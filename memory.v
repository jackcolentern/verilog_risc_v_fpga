==> flow/design.v <==
module memory(
	input clk,
	output reg [31:0] data_out,         
	input [31:0] address,
	input [31:0] data_in,
	input write_enable
);
reg [31:0] memory [0:15];
integer i;
initial begin
	memory[0] = 'h00000317;
	memory[1] = 'h00830067;
	memory[2] = 'h0c800193;
	memory[3] = 'h01500213;
	memory[4] = 'h00018293;
	memory[5] = 'h00108093;
	memory[6] = 'h404282b3;
	memory[7] = 'hfe42dce3;
	memory[8] = 'h0000006f;
end
always @(negedge clk) begin
	if (write_enable == 1'b1) begin
		memory[address] <= data_in;
	end
	data_out <= memory[address];
end
endmodule
Tool chain data of memory:

What the tools print for memory, step after step.
Lines are those of the file above, counted from 1.
Cell names lack the library's common part.
A cell with - has no value.

* design top: memory
* clock input: clk
* cell library: sky130hd
* corner: tt_025C_1v80

Word-level counts:

Source: Yosys, flattened and elaborated, memories not mapped. Widths are those after wreduce; folded enables and synchronous resets count as part of the registers. Registers that Yosys merges into a memory's read port (data or address) are not register bits. Print and check cells do not count. Equal cells are merged and count once.
Memory sizes are those after Yosys's memory passes, which may raise the word count (mostly to a power of two), join words into wider ones and drop unused or constant bits.

* register bits after elaboration: 0
* bits of input ports: 66
* bits in writable memories: 512
* output and inout port bits: 32
* clocked read ports x word width: 32
* elaborated cells: 4
* memories kept: 1

* multiplexer cells: 3

Memories
* memory: depth 16, width 32, read ports 1, write ports 1, RTL line 8 `reg [31:0] memory [0:15];`

Operators by type and width (count)
* 2-to-1 mux 32 bit: 1
* 2-to-1 mux 4 bit: 1
* 2-to-1 mux 1 bit: 1

Depth:

Longest topological path by Yosys (ltp), each cell counted once; first at word level (registers and memories cut), then after technology mapping (sequential cells cut; the memories' decode and read muxes count).

* depth in word-level cells: 1
* ABC_AREA: 0
* gate-level depth with buffers: 6
* depth with buffers taken out: 3

Netlist:

Yosys stat after the flow's synthesis: flattened, memories mapped to cells. It holds for the ABC_AREA given above (unset counts as 0); a run with the other value may have another netlist.

Cell types
* edfxtp_1: count 512, total area 1.54E+04 um^2
* mux4_2: count 128, total area 2.88E+03 um^2
* dfxtp_1: count 32, total area 640.614 um^2
* a22oi_1: count 64, total area 480.461 um^2
* nand2_1: count 33, total area 123.869 um^2
* clkbuf_1: count 27, total area 101.347 um^2
* buf_6: count 6, total area 67.565 um^2
* buf_2: count 11, total area 55.053 um^2
* nor2_1: count 13, total area 48.797 um^2
* nor3_1: count 4, total area 20.019 um^2
* nand3b_1: count 2, total area 15.014 um^2
* nand2b_1: count 2, total area 12.512 um^2
* nor2b_1: count 2, total area 12.512 um^2
* or3b_2: count 1, total area 8.758 um^2
* buf_4: count 1, total area 7.507 um^2
* and2_1: count 1, total area 6.256 um^2
* nand3_1: count 1, total area 5.005 um^2
* inv_1: count 1, total area 3.754 um^2

* chip area (Yosys): 19866.6 um^2
* flip-flop cells: 544
* sequential area: 16015.4 um^2
* cells in the netlist: 841
* buffer cells: 45

Lab notebook: memory

Stored flow runs of memory (2 of them; Yosys, OpenROAD, sky130hd). They differ in their settings and are not a sequence. Constraints: input delay and output delay 20% of the set period each, output load 0.01 pF.
By "overall power" is meant OpenSTA's value without simulated activity: inputs other than the clock are taken to toggle once in ten clock periods, and the tool carries that through the logic.

### Run 1

Settings: `period_ns=10.8`, `CORE_UTILIZATION=34`, `PLACE_DENSITY=0.76`, `TNS_END_PERCENT=85`, `GPL_TIMING_DRIVEN=0`, `CTS_CLUSTER_SIZE=95`, `SLEW_MARGIN=5`, `MIN_ROUTING_LAYER=met1`, `CAP_MARGIN=20`, `CORE_MARGIN=2`

- Worst hold slack: 675 ps
- Post-synthesis cell area: 19866.6 um^2
- Lowest setup slack: 1167 ps
- Standard-cell area after routing: 25888.6 um^2
- Area of the die: 60380.8 um^2
- Summed negative setup slack: 0 ps
- Overall power: 5.441 mW

### Run 2

Settings: `period_ns=7.48`, `CORE_UTILIZATION=47`, `SETUP_SLACK_MARGIN=0.34`, `PLACE_DENSITY_LB_ADDON=0.02`, `CORE_MARGIN=10`, `GPL_TIMING_DRIVEN=1`, `GPL_ROUTABILITY_DRIVEN=0`, `CAP_MARGIN=35`, `SLEW_MARGIN=25`

- Post-synthesis cell area: 19866.6 um^2
- Worst hold slack: 653 ps
- Lowest setup slack: 681 ps
- Summed negative setup slack: 0 ps
- Area of the die: 50893.1 um^2
- Standard-cell area after routing: 25776.0 um^2
- Overall power: 7.798 mW
